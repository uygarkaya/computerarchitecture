==> flow/design.v <==
module Delay(rst, mclk, out);
input mclk;
input rst;
output out;
parameter FREQ_DELAY = 1;  
parameter CNT_WDTH = 30;  
reg [CNT_WDTH-1:0] timer,timerNext;
always@(posedge mclk) begin
	timer <= timerNext;
end
always@(*) begin
	if(rst) begin
		timerNext = 0;
	end else if(timer == FREQ_DELAY)begin
		timerNext = 0;
	end else begin
		timerNext = timer + 1;
	end
end
assign out = (timer==0);
endmodule
module LedCPUcore( 
	clk,
	rst,
	addrRd,
	dataRd,
	outPattern
    );
input clk,rst; 
input [15:0] dataRd;
output reg [7:0] addrRd;
output reg [7:0] outPattern; 
wire enable;
parameter FREQ_DELAY = 50_000_000/16;
Delay #(FREQ_DELAY) dly(.rst(rst), .mclk(clk), .out(enable)); 
reg state, stateNext;
reg [7:0] addrRdNext;
reg [7:0] outPatternNext;
reg [7:0] processTime, processTimeNext;
always@(posedge clk) begin
	state  <= #1 stateNext;
	addrRd <= #1 addrRdNext;
	outPattern  <= #1 outPatternNext;
	processTime <= #1 processTimeNext;
end
always@(*)begin
	stateNext  = state;
	addrRdNext = addrRd;
	outPatternNext  = outPattern;
	processTimeNext = processTime;
	if(rst)begin
		stateNext  = 0;
		addrRdNext = 0;
		outPatternNext  = 0;
		processTimeNext = 0;
	end
	else begin
		if(dataRd[7:0] != 0) begin
			outPatternNext = dataRd[15:8];
			if(enable == 1)
				processTimeNext = processTime + 1;
			if(processTime == dataRd[7:0]) begin
				processTimeNext = 0;
				addrRdNext = addrRd + 1;
			end
		end
		else if(dataRd[7:0] == 0) begin
			addrRdNext = dataRd[15:8];
		end
	end
end
endmodule
module LedCPUwithRAM(
	clk,
	rst,
	switch,
	enter,
	outPattern
);
input clk, rst;
input [7:0] switch;
input enter;
output [7:0] outPattern;
parameter FREQ = 1;  
wire wrEn;
wire [7:0] addrWr, addrRd;
wire [15:0] dataWr, dataRd;
mem1R1W mem1R1W_1(.clk(clk), .addrRd(addrRd), .dataRd(dataRd), .addrWr(addrWr), .dataWr(dataWr), .wrEn(wrEn));
LedCPUcore #(FREQ)LedCPUcore_1(.clk(clk), .rst(rst), .addrRd(addrRd), .dataRd(dataRd), .outPattern(outPattern));
progLogic progLogic_1(.clk(clk), .rst(rst), .switch(switch), .enter(enter), .addrWr(addrWr), .dataWr(dataWr), .wrEn(wrEn));
endmodule
module mem1R1W(clk, addrRd, dataRd, addrWr, dataWr, wrEn);
input clk;
input wrEn;
input [7:0] addrRd;
input [7:0] addrWr;
input [15:0] dataWr;
output reg [15:0] dataRd;
reg [15:0] array [0:255];
initial begin
    array[0] = 0;
array[1] = 0;
array[2] = 0;
array[3] = 0;
array[4] = 0;
array[5] = 0;
array[6] = 0;
array[7] = 0;
array[8] = 0;
array[9] = 0;
array[10] = 0;
array[11] = 0;
array[12] = 0;
array[13] = 0;
array[14] = 0;
array[15] = 0;
array[16] = 0;
array[17] = 0;
array[18] = 0;
array[19] = 0;
array[20] = 0;
array[21] = 0;
array[22] = 0;
array[23] = 0;
array[24] = 0;
array[25] = 0;
array[26] = 0;
array[27] = 0;
array[28] = 0;
array[29] = 0;
array[30] = 0;
array[31] = 0;
array[32] = 0;
array[33] = 0;
array[34] = 0;
array[35] = 0;
array[36] = 0;
array[37] = 0;
array[38] = 0;
array[39] = 0;
array[40] = 0;
array[41] = 0;
array[42] = 0;
array[43] = 0;
array[44] = 0;
array[45] = 0;
array[46] = 0;
array[47] = 0;
array[48] = 0;
array[49] = 0;
array[50] = 0;
array[51] = 0;
array[52] = 0;
array[53] = 0;
array[54] = 0;
array[55] = 0;
array[56] = 0;
array[57] = 0;
array[58] = 0;
array[59] = 0;
array[60] = 0;
array[61] = 0;
array[62] = 0;
array[63] = 0;
array[64] = 0;
array[65] = 0;
array[66] = 0;
array[67] = 0;
array[68] = 0;
array[69] = 0;
array[70] = 0;
array[71] = 0;
array[72] = 0;
array[73] = 0;
array[74] = 0;
array[75] = 0;
array[76] = 0;
array[77] = 0;
array[78] = 0;
array[79] = 0;
array[80] = 0;
array[81] = 0;
array[82] = 0;
array[83] = 0;
array[84] = 0;
array[85] = 0;
array[86] = 0;
array[87] = 0;
array[88] = 0;
array[89] = 0;
array[90] = 0;
array[91] = 0;
array[92] = 0;
array[93] = 0;
array[94] = 0;
array[95] = 0;
array[96] = 0;
array[97] = 0;
array[98] = 0;
array[99] = 0;
array[100] = 0;
array[101] = 0;
array[102] = 0;
array[103] = 0;
array[104] = 0;
array[105] = 0;
array[106] = 0;
array[107] = 0;
array[108] = 0;
array[109] = 0;
array[110] = 0;
array[111] = 0;
array[112] = 0;
array[113] = 0;
array[114] = 0;
array[115] = 0;
array[116] = 0;
array[117] = 0;
array[118] = 0;
array[119] = 0;
array[120] = 0;
array[121] = 0;
array[122] = 0;
array[123] = 0;
array[124] = 0;
array[125] = 0;
array[126] = 0;
array[127] = 0;
array[128] = 0;
array[129] = 0;
array[130] = 0;
array[131] = 0;
array[132] = 0;
array[133] = 0;
array[134] = 0;
array[135] = 0;
array[136] = 0;
array[137] = 0;
array[138] = 0;
array[139] = 0;
array[140] = 0;
array[141] = 0;
array[142] = 0;
array[143] = 0;
array[144] = 0;
array[145] = 0;
array[146] = 0;
array[147] = 0;
array[148] = 0;
array[149] = 0;
array[150] = 0;
array[151] = 0;
array[152] = 0;
array[153] = 0;
array[154] = 0;
array[155] = 0;
array[156] = 0;
array[157] = 0;
array[158] = 0;
array[159] = 0;
array[160] = 0;
array[161] = 0;
array[162] = 0;
array[163] = 0;
array[164] = 0;
array[165] = 0;
array[166] = 0;
array[167] = 0;
array[168] = 0;
array[169] = 0;
array[170] = 0;
array[171] = 0;
array[172] = 0;
array[173] = 0;
array[174] = 0;
array[175] = 0;
array[176] = 0;
array[177] = 0;
array[178] = 0;
array[179] = 0;
array[180] = 0;
array[181] = 0;
array[182] = 0;
array[183] = 0;
array[184] = 0;
array[185] = 0;
array[186] = 0;
array[187] = 0;
array[188] = 0;
array[189] = 0;
array[190] = 0;
array[191] = 0;
array[192] = 0;
array[193] = 0;
array[194] = 0;
array[195] = 0;
array[196] = 0;
array[197] = 0;
array[198] = 0;
array[199] = 0;
array[200] = 0;
array[201] = 0;
array[202] = 0;
array[203] = 0;
array[204] = 0;
array[205] = 0;
array[206] = 0;
array[207] = 0;
array[208] = 0;
array[209] = 0;
array[210] = 0;
array[211] = 0;
array[212] = 0;
array[213] = 0;
array[214] = 0;
array[215] = 0;
array[216] = 0;
array[217] = 0;
array[218] = 0;
array[219] = 0;
array[220] = 0;
array[221] = 0;
array[222] = 0;
array[223] = 0;
array[224] = 0;
array[225] = 0;
array[226] = 0;
array[227] = 0;
array[228] = 0;
array[229] = 0;
array[230] = 0;
array[231] = 0;
array[232] = 0;
array[233] = 0;
array[234] = 0;
array[235] = 0;
array[236] = 0;
array[237] = 0;
array[238] = 0;
array[239] = 0;
array[240] = 0;
array[241] = 0;
array[242] = 0;
array[243] = 0;
array[244] = 0;
array[245] = 0;
array[246] = 0;
array[247] = 0;
array[248] = 0;
array[249] = 0;
array[250] = 0;
array[251] = 0;
array[252] = 0;
array[253] = 0;
array[254] = 0;
end
always@(posedge clk) begin
	dataRd <= array[addrRd];
	if(wrEn)
		array[addrWr] <= dataWr;
end
endmodule
module progLogic(clk, rst, switch, enter, dataWr, addrWr, wrEn);
input [7:0] switch;
input clk, rst, enter;
output reg wrEn;
output reg [7:0] addrWr;
output reg [15:0] dataWr;
reg state, stateNext;
reg wrEnNext, enterD;
reg [7:0] addrWrNext;
reg [7:0] number, numberNext;
reg [15:0] dataWrNext;
wire enter_pos;
assign enter_pos = enter & ~enterD;
always @(posedge clk) begin
	wrEn   <= #1 wrEnNext;
	state  <= #1 stateNext;
	number <= #1 numberNext;
	dataWr <= #1 dataWrNext;
	addrWr <= #1 addrWrNext;
	enterD <= #1 enter;
end
always @(*) begin
	wrEnNext   = wrEn;
	stateNext  = state;
	numberNext = number;
	dataWrNext = dataWr;
	addrWrNext = addrWr;
	if(rst) begin
		wrEnNext   = 0;
		stateNext  = 0;
		numberNext = 0;
		dataWrNext = 0;
		addrWrNext = 0;
	end else begin
		case(state)
			0:
			begin
				if(enter_pos == 0) begin
					wrEnNext = 0;
					stateNext = 0;
					dataWrNext = dataWr;
				end
				else if(enter_pos == 1) begin
					wrEnNext = 0;
					stateNext = 1;
					dataWrNext = switch;
					numberNext = switch;
				end
			end
			1:
			begin
				if(enter_pos == 0) begin
					wrEnNext = 0;
					stateNext = 1;
					dataWrNext = dataWr;
				end
				else if(enter_pos == 1) begin
					wrEnNext = 1;
					dataWrNext = {number, switch};
				end
				if(wrEn == 1) begin
					wrEnNext = 0;
					stateNext = 0;
					addrWrNext = addrWr + 1;
				end
			end
		endcase
	end
end
endmodule
# --- Tool chain data of LedCPUwithRAM ---
# The steps from the RTL of LedCPUwithRAM to its reports follow in flow order.
# Lines are those of the file above, counted from 1.
# Operators carry their Yosys type and port widths (W data, S select, Z words).
# Library cell names are shortened.
inputs:
  top_module: "LedCPUwithRAM"
  clock_port: "clk"
  library: "sky130hd"
  pvt_corner: "tt_025C_1v80"

# --- Elaborated design ---
# Source: Yosys, flattened and elaborated, memories not mapped. Widths are those after wreduce. Registers that Yosys merges into a memory's read port (data or address) are not register bits. Print and check cells do not count. Equal cells are merged and count once.
# Memory sizes are those after Yosys's memory passes, which may raise the word count (mostly to a power of two), join words into wider ones and drop unused or constant bits.
bits:
  ff_bits: 89
  ramBits: 4096
  clocked_rd_ports_x_width: 16
  mem_count: 1
  input_bits: 11
  output_inout_bits: 8
memory_table:
  columns: ["memory", "size", "width", "rd", "write_ports", "line_no", "source"]
  rows:
  - ["mem1R1W_1.array", 256, 16, 1, 1, 99, "reg [15:0] array [0:255];"]
classes:
  n_addsub: 4
  equal: 6
  mux: 20
  n_logic: 3
  n_reduce_logical: 11
ops:
  columns: ["operator", "n"]
  rows:
  - ["$mux W8", 10]
  - ["$mux W16", 3]
  - ["$pmux W16 S2", 1]
  - ["$add A30 B1 Y30 const B", 1]
  - ["$eq A30 B1 Y1 const B", 1]
  - ["$logic_not A30 Y1", 1]
  - ["$add A8 B1 Y8 const B", 3]
  - ["$reduce_and A2 Y1", 5]
  - ["$eq A8 B8 Y1", 1]
  - ["$logic_not A8 Y1", 1]
  - ["$reduce_bool A8 Y1", 1]
  - ["$ne A2 B1 Y1 const B", 2]
  - ["$ne A2 B2 Y1 const B", 2]
  - ["$reduce_bool A2 Y1", 2]
  - ["$pmux W1 S2", 2]
  - ["$mux W1", 4]
  - ["$not A1 Y1", 2]
  - ["$reduce_or A2 Y1", 1]
  - ["$and A1 B1 Y1", 1]

# --- Logic depth ---
# Longest topological path by Yosys (ltp), each cell counted once; first at word level (registers and memories cut), then after technology mapping (sequential cells cut; the memories' decode and read muxes count).
logic_depth:
  ltp_word: 5
  ABC_AREA: 0
  ltp_mapped: 13
  depth_no_buf: 8

# --- Synthesis result ---
# The flow's flattened synthesis, as Yosys stat reports it; memories are mapped. The netlist is that of the ABC_AREA named above (0 if unset); the other value can give another one.
# Totals and module areas in this step are rounded.
mapped:
  mapped_cells: 7636
  synth_area_um2: 162000
  flip_flops: 4201
  buffers: 461
types:
  columns: ["cell", "n"]
  rows:
  - ["edfxtp_1", 4096]
  - ["mux4_2", 863]
  - ["mux2i_1", 402]
  - ["dfxtp_1", 105]
  - ["a22oi_1", 178]
  - ["nor2_1", 352]
  - ["a21oi_1", 203]
  - ["buf_2", 138]
  - ["mux4_1", 26]
  - ["nand2_1", 179]
  - ["clkbuf_1", 140]
  - ["a221oi_1", 56]
  - ["buf_12", 24]
  - ["buf_8", 32]
  - ["buf_4", 63]
  - ["buf_6", 42]
  - ["nand3_1", 86]
  - ["o22ai_1", 62]
# Other cell types: 64; their cells: 589.
# By module: a second synthesis without flattening, with its own total; a netlist apart from the flattened one above.
unflattened:
  cells_unflattened: 7860
  hier_area_um2: 163000
# Each row is one instance without its submodules.
by_module:
  columns: ["mod", "n_inst", "cells", "area_um2"]
  rows:
  - ["mem1R1W", 1, 7360, 159000]
  - ["Delay #(FREQ_DELAY=1)", 1, 172, 1460]
  - ["LedCPUcore #(FREQ_DELAY=1)", 1, 173, 1420]
  - ["progLogic", 1, 155, 1290]
  - ["LedCPUwithRAM", 1, 0, 0.0]

# --- Timing after synthesis ---
# OpenSTA on the mapped netlist: ideal clock, no wires. The path of least setup slack (recovery checks aside). Input and output delay are each 20% of the period. Register names are those of the netlist, which keeps one name where synthesis merged equal registers.
synth_path:
  kind: "register to register"
  from: "register progLogic_1.dataWr[0]"
  to: "memory mem1R1W_1.array[0][0]"
  clock_period_ns: 6.04
  setup_time_ns: 0.856
  launch_ns: 0.000
  t_arrival_ns: 3.397
  path_slack_ns: 1.787
  delay_ns: 4.253
  stages: 1
  n_path_buf: 0
  period_less_setup_slack_ns: 4.253
# "delay_ns" is the arrival time less input delay plus setup time.
# "stages" counts driving pins, that of a launching flip-flop among them; a cell with two outputs on the path counts twice.
# "period_less_setup_slack_ns" is the clock period less the worst setup slack; recovery checks do not enter. This is arithmetic on one report: input and output delays are still those of the set period (20% each).
# Between the ends stands the longest chain of elaborated cells between them, by number of cells; it is not shown to be the way that was timed. Of several equally long chains one is given.
# A line is the first line of the expression or statement that the cell stems from. Yosys adds cells for indexed reads and writes and turns some case tables into memories.
synth_between:
  cell_sequence: "dfxtp_1"
  elab_chain_cells: 1
  cells_between: 1
  lines_between: 1
  cone_classes: "mux: 1"
synth_rtl:
  columns: ["item", "line_no", "source"]
  rows:
  - ["start: declaration", 368, "output reg [15:0] dataWr;"]
  - ["start: assignment", 380, "dataWr <= #1 dataWrNext;"]
  - ["$mux W16", 359, "if(wrEn)"]
  - ["end: declaration", 99, "reg [15:0] array [0:255];"]

# --- Worst path after layout ---
# Path of least setup slack in the final report of entry B (OpenROAD, finished layout, wires in). Where an end is a register, its clock arrival counts in the times.
layout_path:
  kind: "register to register"
  from: "register LedCPUcore_1.addrRd[4]"
  to: "register mem1R1W_1.dataRd[7]"
  clock_period_ns: 3.63
  setup_time_ns: 0.10
  launch_ns: 0.95
  t_arrival_ns: 4.27
  path_slack_ns: 0.22
  stages: 8
  n_path_buf: 2
layout_between:
  cell_sequence: "dfxtp_4 -> or2_2 -> buf_4 -> o22ai_2 -> a211oi_4 -> nor3_2 -> buf_4 -> a31o_1"
layout_rtl:
  columns: ["item", "line_no", "source"]
  rows:
  - ["start: declaration", 31, "output reg [7:0] addrRd;"]
  - ["start: assignment", 42, "addrRd <= #1 addrRdNext;"]
  - ["end: declaration", 98, "output reg [15:0] dataRd;"]
# No chain of elaborated cells between the ends is given.

Subject: LedCPUwithRAM on sky130hd, stored results

Hello all,

Design LedCPUwithRAM on sky130hd. What follows are 2 stored runs of the flow, each under its own settings; their order means nothing. The constraints put input and output delay at 20% of the set period each and load the outputs with 0.01 pF.
"clock_period_reached_ns": clock period set for the run, less the worst setup slack. It is reckoned from that one timing run; input and output delays stay at 20% of the period that was set.
"power.total_mw" rests on the timing tool's default activity at the inputs, not on a simulated workload.
Values from the reports are rounded here.

--- entry A ---
==> flow/run.sh <==
#!/bin/bash
# the make line also repeats the synthesis and layout settings of config.mk as NAME=value (left out here)
make -C /OpenROAD-flow-scripts/flow DESIGN_CONFIG=/design/flow/config.mk WORK_HOME=/design/flow/orfs CLKGATE_MAP_FILE= finish
==> flow/config.mk <==
export PLATFORM = sky130hd
export DESIGN_NAME = LedCPUwithRAM
export DESIGN_NICKNAME = LedCPUwithRAM
export VERILOG_FILES = /design/flow/design.v
export SDC_FILE = /design/flow/constraint.sdc
export NUM_CORES = 4
export LEC_CHECK = 0
export ABC_AREA = 1
export CAP_MARGIN = 20
export CELL_PAD_IN_SITES_GLOBAL_PLACEMENT = 3
export CORE_ASPECT_RATIO = 1.85
export CORE_MARGIN = 3
export CORE_UTILIZATION = 59
export GPL_ROUTABILITY_DRIVEN = 0
export GPL_TIMING_DRIVEN = 0
export SLEW_MARGIN = 20
==> flow/constraint.sdc <==
create_clock -name core_clock -period 3.27 [get_ports {clk}]
set_input_delay 0.6540 -clock core_clock [delete_from_list [all_inputs] [get_ports {clk}]]
set_output_delay 0.6540 -clock core_clock [all_outputs]
set_load 0.01 [all_outputs]

==> results, as YAML <==
outcome: "unfinished; error GPL-0301 in placement"

--- entry B ---
==> flow/run.sh <==
#!/bin/bash
# the make line also repeats the synthesis and layout settings of config.mk as NAME=value (left out here)
make -C /OpenROAD-flow-scripts/flow DESIGN_CONFIG=/design/flow/config.mk WORK_HOME=/design/flow/orfs CLKGATE_MAP_FILE= finish
==> flow/config.mk <==
export PLATFORM = sky130hd
export DESIGN_NAME = LedCPUwithRAM
export DESIGN_NICKNAME = LedCPUwithRAM
export VERILOG_FILES = /design/flow/design.v
export SDC_FILE = /design/flow/constraint.sdc
export NUM_CORES = 4
export LEC_CHECK = 0
export CAP_MARGIN = 5
export CORE_ASPECT_RATIO = 0.81
export CORE_MARGIN = 2
export CORE_UTILIZATION = 28
export GPL_TIMING_DRIVEN = 1
export MAX_ROUTING_LAYER = met4
export MIN_ROUTING_LAYER = met1
export PLACE_DENSITY = 0.73
export SETUP_SLACK_MARGIN = 0.91
export SLEW_MARGIN = 20
==> flow/constraint.sdc <==
create_clock -name core_clock -period 3.63 [get_ports {clk}]
set_input_delay 0.7260 -clock core_clock [delete_from_list [all_inputs] [get_ports {clk}]]
set_output_delay 0.7260 -clock core_clock [all_outputs]
set_load 0.01 [all_outputs]

==> results, as YAML <==
results:
  synthesis_area_um2: 162000
  die_um2: 586000
  post_route_stdcell_area_um2: 192000
  final_util_frac: 0.333
  worst_setup_slack_ns: 0.225
  setup_tns_ns: 0.000
  power.total_mw: 98.9
  clock_period_reached_ns: 3.405

Thanks
