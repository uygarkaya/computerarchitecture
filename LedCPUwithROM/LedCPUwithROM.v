==> flow/design.v <==
module Delay(rst, mclk, out);
input mclk;
input rst;
output out;
parameter FREQ_DELAY = 1;  
parameter CNT_WDTH = 30;  
reg [CNT_WDTH-1:0] timer,timerNext;
always@(posedge mclk) begin
	timer <= timerNext;
end
always@(*) begin
	if(rst) begin
		timerNext = 0;
	end else if(timer == FREQ_DELAY)begin
		timerNext = 0;
	end else begin
		timerNext = timer + 1;
	end
end
assign out = (timer==0);
endmodule
module LedCPUcore( 
	clk,
	rst,
	addrRd,
	dataRd,
	outPattern
    );
input clk,rst; 
input [15:0] dataRd;
output reg [7:0] addrRd;
output reg [7:0] outPattern; 
wire enable;
parameter FREQ_DELAY = 50_000_000/16;
Delay #(FREQ_DELAY) dly(.rst(rst), .mclk(clk), .out(enable)); 
reg state, stateNext;
reg [7:0] addrRdNext;
reg [7:0] outPatternNext;
reg [7:0] processTime, processTimeNext;
always@(posedge clk) begin
	state  <= #1 stateNext;
	addrRd <= #1 addrRdNext;
	outPattern  <= #1 outPatternNext;
	processTime <= #1 processTimeNext;
end
always@(*)begin
	stateNext  = state;
	addrRdNext = addrRd;
	outPatternNext  = outPattern;
	processTimeNext = processTime;
	if(rst)begin
		stateNext  = 0;
		addrRdNext = 0;
		outPatternNext  = 0;
		processTimeNext = 0;
	end
	else begin
		if(dataRd[7:0] != 0) begin
			outPatternNext = dataRd[15:8];
			if(enable == 1)
				processTimeNext = processTime + 1;
			if(processTime == dataRd[7:0]) begin
				processTimeNext = 0;
				addrRdNext = addrRd + 1;
			end
		end
		else if(dataRd[7:0] == 0) begin
			addrRdNext = dataRd[15:8];
		end
	end
end
endmodule
module LedCPUwithROM(clk, rst, outPattern);
input clk, rst;
output [7:0] outPattern;
parameter FREQ_MCLK = 50_000_000;
parameter FREQ_DELAY = 1;  
wire [7:0]addrRd;
wire [15:0]dataRd;
ROM ROM(.addrRd(addrRd), .dataRd(dataRd));
LedCPUcore #(FREQ_DELAY) LedCPUcore(.clk(clk), .rst(rst), .addrRd(addrRd), .dataRd(dataRd), .outPattern(outPattern));
endmodule
module ROM(addrRd, dataRd);
input [7:0] addrRd;
output reg [15:0] dataRd;
always @(*) 
    begin
        case(addrRd)
            8'd0    : dataRd = 16'b10000000_10000000;
            8'd1    : dataRd = 16'b01000000_10000000;
            8'd2    : dataRd = 16'b00100000_10000000;
            8'd3    : dataRd = 16'b00010000_10000000;
            8'd4    : dataRd = 16'b00001000_10000000;
            8'd5    : dataRd = 16'b00000100_10000000;
            8'd6    : dataRd = 16'b00000010_10000000;
            8'd7    : dataRd = 16'b00000001_10000000;
            default : dataRd = 16'b00000000_00000000;
        endcase
    end
endmodule
# Step by step through the tools: LedCPUwithROM
# The steps from the RTL of LedCPUwithROM to its reports follow in flow order.
# Lines are those of the file above, counted from 1.
# Library cell names are shortened.
# Not given: -
# design
top	LedCPUwithROM
clk_port	clk
library	sky130hd
lib_corner	tt_025C_1v80

# After elaboration
# Source: Yosys, flattened and elaborated, memories not mapped. Widths are those after wreduce. Print and check cells do not count. Equal cells are merged and count once.
# Yosys's memory passes give these memory sizes; they may raise the number of words (mostly to a power of two), join words into wider ones and drop unused or constant bits.
# bits
regBits	54
latchBits	0
ram_bits	0
rom_bits	64
clocked_rd_ports_x_width	8
n_memories	1
inputBits	2
output_inout_bits	8
elab_cells	28
# op_classes
add_sub_neg	3
mul	0
n_div	0
compare	0
n_eq	3
n_shift	0
muxes	8
logic	0
reduce_and_logical	9
# memory_table
name	words	width	read_ports	write_ports	line	text
(no name shown)	8	8	1	0	88	case(addrRd)
# op_table
cell	count
two-way mux 8 bit	5
adder 30 x 1 -> 30 bit (second input constant)	1
equality test 30 x 1 -> 1 bit (second input constant)	1
zero test 30 bit	1
adder 8 x 1 -> 8 bit (second input constant)	2
two-way mux 16 bit	1
equality test 8 bit	1
zero test 8 bit	1
nonzero test 8 bit	1
two-way mux 3 bit	2
zero test 5 bit	1
AND reduction 2 bit	2
nonzero test 2 bit	2
!= test 2 bit (second input constant)	1
OR reduction 2 bit	1

# Longest topological paths
# Longest topological path by Yosys (ltp), each cell counted once; first at word level (registers and memories cut), then after technology mapping (sequential cells cut; the memories' decode and read muxes count).
# depth
word_depth	7
abc_area	0
depth_mapped	7
depth_no_buf	7

# Synthesis result
# Yosys stat after the flow's synthesis: flattened, memories mapped to cells. It holds for the ABC_AREA given above (unset counts as 0); a run with the other value may have another netlist.
# by_type
type	count	type_area_um2
dfxtp_1	62	1241.19
xnor2_1	22	192.685
nor2_1	39	146.39
nand2_1	34	127.622
nor4_1	16	100.096
a21oi_1	15	75.072
ha_1	6	75.072
nand3_1	15	75.072
nor3_1	14	70.067
xor2_1	7	61.309
and3_1	9	56.304
inv_1	15	56.304
and4_1	6	52.55
clkbuf_1	13	48.797
o21ai_0	7	35.034
mux2i_1	3	30.029
or3_1	4	25.024
a32o_1	2	20.019
# Other cell types: 18; their cells: 27.
# mapped
cell_count	316
synth_area_um2	2691.3
seq_area_um2	1241.2
ff_cells	62
buffers	13
# By module: a second synthesis without flattening, with its own total; a netlist apart from the flattened one above.
# unflattened
cells_unflattened	366
hier_area_um2	3066.7
# Each row is one instance without its submodules.
# modules
mod	instances	n_cells	mod_area_um2	mod_seq_area_um2
Delay #(FREQ_DELAY=1)	1	169	1488.9	600.6
LedCPUcore #(FREQ_DELAY=1)	1	173	1421.4	480.5
ROM	1	24	156.4	0.0
LedCPUwithROM	1	0	0.0	0.0

# Path before layout
# OpenSTA on the mapped netlist: ideal clock, no wires. The path of least setup slack (recovery checks aside). Input and output delay are each 20% of the period. Register names are those of the netlist, which keeps one name where synthesis merged equal registers.
# synth_timing
path_type	register -> register
startpoint	register LedCPUcore.addrRd[4]
endpoint	register LedCPUcore.processTime[5]
clock_period_ns	2.83
setup_ns	0.070
t_first_pin_ns	0.000
t_arrival_ns	1.762
required_time_ns	2.760
slack_ns	0.998
delay_ns	1.832
driving_pins	6
n_path_buf	1
period_less_setup_slack_ns	1.832
# "delay_ns" = arrival - input delay + setup time.
# "driving_pins": output pins that drive a net of the path, with the launching flip-flop's if there is one; two outputs of one cell count as two.
# "period_less_setup_slack_ns" is the clock period less the worst setup slack; recovery checks do not enter. This is arithmetic on one report: input and output delays are still those of the set period (20% each).
# The rows between start and end are the longest chain of elaborated cells between them; the timing report does not say that the signal goes this way. Where chains are equally long, one stands for them.
# Each line given opens the expression or statement behind the cell; cells for indexed reads and writes are added by Yosys, which also makes memories of some case tables.
# synth_between
path_cell_list	dfxtp_1 -> or4_4 -> or2_0 -> clkbuf_1 -> or4_1 -> a21oi_1
elab_chain_cells	5
cone_cells	7
cone_lines	3
classes_between	eq/ne (1); mux (2); reduce/logical (4)
# synth_lines
item	line	text
start: declaration	31	output reg [7:0] addrRd;
start: assignment	42	addrRd <= #1 addrRdNext;
zero test 5 bit	88	case(addrRd)
two-way mux 16 bit	88
equality test 8 bit	62	if(processTime == dataRd[7:0]) begin
nonzero test 2 bit	-
AND reduction 2 bit	-
end: assignment	44	processTime <= #1 processTimeNext;
end: declaration	39	reg [7:0] processTime, processTimeNext;

# Timing after layout
# From the final timing report of run 1: the path of least setup slack in the routed layout; clock arrival at registers is part of the times.
# layout_timing
path_type	register -> register
startpoint	register LedCPUcore.addrRd[4]
endpoint	register LedCPUcore.processTime[0]
clock_period_ns	2.11
setup_ns	0.08
t_first_pin_ns	0.34
t_arrival_ns	2.25
required_time_ns	2.38
slack_ns	0.12
driving_pins	6
n_path_buf	0
# The rows between start and end are the longest chain of elaborated cells between them; the timing report does not say that the signal goes this way. Where chains are equally long, one stands for them.
# layout_between
path_cell_list	dfxtp_1 -> or4_4 -> nor2_1 -> nand3_1 -> or4_1 -> o31ai_1
elab_chain_cells	5
cone_cells	7
cone_lines	3
classes_between	eq/ne (1); mux (2); reduce/logical (4)
# layout_lines
item	line	text
start: declaration	31	output reg [7:0] addrRd;
start: assignment	42	addrRd <= #1 addrRdNext;
zero test 5 bit	88	case(addrRd)
two-way mux 16 bit	88
equality test 8 bit	62	if(processTime == dataRd[7:0]) begin
nonzero test 2 bit	-
AND reduction 2 bit	-
end: assignment	44	processTime <= #1 processTimeNext;
end: declaration	39	reg [7:0] processTime, processTimeNext;

# Settings and measured results of 2 stored flow runs for module LedCPUwithROM (sky130hd), not sorted in any way. The constraints put input and output delay at 20% of the set period each and load the outputs with 0.01 pF.
# "achieved_clock_period_ns": clock period set for the run, less the worst setup slack. It is reckoned from that one timing run; input and output delays stay at 20% of the period that was set.
# "worstPathTime_ns" is the time allowed to the run's worst setup path (the clock period less input and output delay, where it has them) less its slack. Clock arrival times count: a late capture clock shortens it, a late launch clock lengthens it.
# Among the settings, - means not set for that run.
run name	period_ns	CAP_MARGIN	CORE_MARGIN	CORE_UTILIZATION	SLEW_MARGIN	SETUP_SLACK_MARGIN	PLACE_DENSITY	CELL_PAD_IN_SITES_GLOBAL_PLACEMENT	TNS_END_PERCENT	GPL_ROUTABILITY_DRIVEN	CTS_CLUSTER_SIZE	CTS_CLUSTER_DIAMETER	MAX_ROUTING_LAYER	setup_worst_slack_ns	post_route_util_frac	fin_tns_ns	achieved_clock_period_ns	dieArea_um2	post_route_stdcell_area_um2	worstPathTime_ns	worst_path_kind	synthArea_um2
run 1	2.11	20	2	40	20	-	-	-	-	-	-	-	-	0.123	0.495	0.000	1.987	7400.3	3180.6	1.99	register -> register	2691.3
run 2	2.83	20	2	23	20	0.28	0.45	2	100	0	97	155	met4	0.653	0.288	0.000	2.177	12583.2	3284.4	2.18	register -> register	2691.3
