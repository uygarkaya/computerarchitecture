==> flow/design.v <==
module knightRider(clk, rst, dataOut);
	input clk, rst;
	output reg [7:0] dataOut;
	reg [21:0] counter, counterNext;
	reg [ 7:0] dataOutNext;
	reg  flag,flagNext;
	parameter COUNT = 22'hF;
	always @(posedge clk) begin
		counter <=  counterNext;
		dataOut <=  dataOutNext;
		flag <=  flagNext;
	end
	always @(*) begin
		dataOutNext = dataOut;
		counterNext = counter;
		flagNext    = flag;
		if(rst) begin
			dataOutNext = 8'b10000000;
			counterNext = 0;
			flagNext    = 0;
		end
		else if(counter == COUNT-1) begin
			if(flag == 0) begin
				dataOutNext = {dataOut[0],dataOut[7:1]};  
				if(dataOut[1] == 1)
					flagNext = 1;
				else
					flagNext = 0;
			end
			else if(flag == 1) begin
				dataOutNext = {dataOut[6:0],dataOut[7]};  
				if(dataOut[6] == 1)
					flagNext = 0;
				else
					flagNext = 1;
			end
			counterNext = 0;
		end
		else begin
			counterNext = counter+1;
		end
	end
endmodule
# From RTL to reports: knightRider
# Tool output for the design above, in the order of the flow.
# Line numbers count from 1 in the design file above.
# Cell names lack the library's common part.
# Not given: --
# setup
design,knightRider
clock_port,clk
library,sky130hd
lib_corner,tt_025C_1v80

# Elaborated design
# Yosys after proc, flatten, opt, wreduce and memory -nomap, before mapping. Enables and synchronous resets that opt folds into registers are not counted as muxes. Memory bits, and registers merged into a memory's read port (data or address), are not among the register bits. Print and check cells are not counted. Equal cells are merged and count once.
# word_totals
reg_bits,31
input_bits,2
output_inout_bits,8
wordCells,10
# classes
add_sub_neg,1
equal,1
muxes,4
reduce_and_logical,1
# ops
cell,n
22-bit by 1-bit adder with 22-bit output (second input constant),1
22-bit by 4-bit equality test with 1-bit output (second input constant),1
8-bit two-way mux,1
1-bit two-way mux,3
2-bit OR reduction,1

# Longest topological paths
# Depth = most cells in a row (Yosys ltp): at word level without a register or memory, in the mapped netlist without a sequential cell, where the memories' decode and read muxes count.
# depth
word_depth,2
abc_area,0
ltp_mapped,7
mapped_depth_nobuf,6

# Mapped cells and area
# The flow's flattened synthesis, as Yosys stat reports it; memories are mapped. The netlist is that of the ABC_AREA named above (0 if unset); the other value can give another one.
# The area totals of this step are shown rounded.
# synth_totals
stdcells,163
mapped_area_um2,1500
seqArea_um2,620
ff_cells,31
n_buf,8
# by_type
type,n,area_total_um2
dfxtp_1,31,620.595
mux2i_1,9,90.086
nor2_1,19,71.318
xnor2_1,8,70.067
o41ai_1,7,61.309
xor2_1,7,61.309
nor4_1,9,56.304
o211ai_1,7,52.55
nand3_1,9,45.043
nand4_4,2,42.541
nand4_1,6,37.536
ha_1,2,25.024
clkbuf_1,6,22.522
inv_1,6,22.522
or4_4,2,22.522
a21oi_1,4,20.019
o21ai_0,4,20.019
or3_1,3,18.768
# Other cell types: 15; their cells: 22.

# Path before layout
# OpenSTA on the mapped netlist: ideal clock, no wires. The path of least setup slack (recovery checks aside). Input and output delay are each 20% of the period. Register names are those of the netlist, which keeps one name where synthesis merged equal registers.
# synth_timing
path_kind,flip-flop to flip-flop
startpoint,reg counter[2]
endpoint,reg counter[21]
clock_period_ns,2.01
setup_ns,0.067
t_first_pin_ns,0.000
arrival_ns,1.730
required_ns,1.943
path_slack_ns,0.212
delay_ns,1.797
stages,6
n_path_buf,1
synth_period_reached_ns,1.798
# "delay_ns" is the arrival time less input delay plus setup time.
# "stages": output pins that drive a net of the path, with the launching flip-flop's if there is one; two outputs of one cell count as two.
# "synth_period_reached_ns" is the clock period less the worst setup slack; recovery checks do not enter. This is arithmetic on one report: input and output delays are still those of the set period (20% each).
# Between the ends stands the longest chain of elaborated cells between them, by number of cells; it is not shown to be the way that was timed. Of several equally long chains one is given.
# Each line given opens the expression or statement behind the cell; cells for indexed reads and writes are added by Yosys, which also makes memories of some case tables.
# synth_between
cell_sequence,dfxtp_1 > buf_2 > nand4_4 > or4_4 > or4_4 > a21oi_2
elab_chain_cells,2
cone_cells,3
lines_between,2
cone_classes,add/sub: 1; eq/ne: 1; reduce/logical: 1
# synth_rtl
element,line,rtl
"start, declared",4,"reg [21:0] counter, counterNext;"
"start, assigned",9,counter <= counterNext;
22-bit by 4-bit equality test with 1-bit output,22,else if(counter == COUNT-1) begin
2-bit OR reduction,--,
"end, assigned",9,
"end, declared",4,

# Worst path after layout
# From the final timing report of flow run 1: the path of least setup slack in the routed layout; clock arrival at registers is part of the times.
# layout_timing
path_kind,flip-flop to flip-flop
startpoint,reg counter[6]
endpoint,reg counter[21]
clock_period_ns,2.02
setup_ns,0.06
t_first_pin_ns,0.28
arrival_ns,1.89
required_ns,2.24
path_slack_ns,0.35
stages,5
n_path_buf,0
# Between the ends stands the longest chain of elaborated cells between them, by number of cells; it is not shown to be the way that was timed. Of several equally long chains one is given.
# layout_between
cell_sequence,dfxtp_4 > nand4_4 > or4_4 > or4_4 > a21oi_2
elab_chain_cells,2
cone_cells,3
lines_between,2
cone_classes,add/sub: 1; eq/ne: 1; reduce/logical: 1
# layout_rtl
element,line,rtl
"start, declared",4,"reg [21:0] counter, counterNext;"
"start, assigned",9,counter <= counterNext;
22-bit by 4-bit equality test with 1-bit output,22,else if(counter == COUNT-1) begin
2-bit OR reduction,--,
"end, assigned",9,
"end, declared",4,

# Flow measurements of knightRider on sky130hd: 2 stored runs with different settings, listed in no order. Input and output delays are each 20% of the period that was set; the output load is 0.01 pF.
# "period_less_ws_ns" = clock period - worst setup slack. The figure is calculated, with input and output delays left at 20% of the set period.
# "worst_path_allowed_less_slack_ns" is the time allowed to the run's worst setup path (the clock period less input and output delay, where it has them) less its slack. Clock arrival times count: a late capture clock shortens it, a late launch clock lengthens it.
# By "totalPower_uw" is meant OpenSTA's value without simulated activity: inputs other than the clock are taken to toggle once in ten clock periods, and the tool carries that through the logic.
# Results are given in rounded form.
# Settings: . = not set for that run.
run,period_ns,CORE_UTILIZATION,SETUP_SLACK_MARGIN,PLACE_DENSITY_LB_ADDON,HOLD_SLACK_MARGIN,CELL_PAD_IN_SITES_GLOBAL_PLACEMENT,CTS_CLUSTER_DIAMETER,MAX_ROUTING_LAYER,CAP_MARGIN,CORE_MARGIN,SLEW_MARGIN,GPL_TIMING_DRIVEN,GPL_ROUTABILITY_DRIVEN,MIN_ROUTING_LAYER,layout_utilization_frac,setup_worst_slack_ns,worst_path_allowed_less_slack_ns,critical_path_kind,fin_tns_ns,final_cell_area_um2,period_less_ws_ns,synth_chip_area_um2,totalPower_uw,fin_hold_ws_ns,die_area_um2
flow run 1,2.02,22,0.57,0.18,-0.06,1,385,met5,20,2,20,.,.,.,0.31,0.35,1.67,flip-flop to flip-flop,0.000,2100,1.666,1500,1300,0.48,7500
flow run 2,2.06,19,.,.,.,.,.,.,20,2,20,1,1,met1,0.24,0.20,1.86,flip-flop to flip-flop,0.000,1900,1.856,1500,1200,0.51,8600
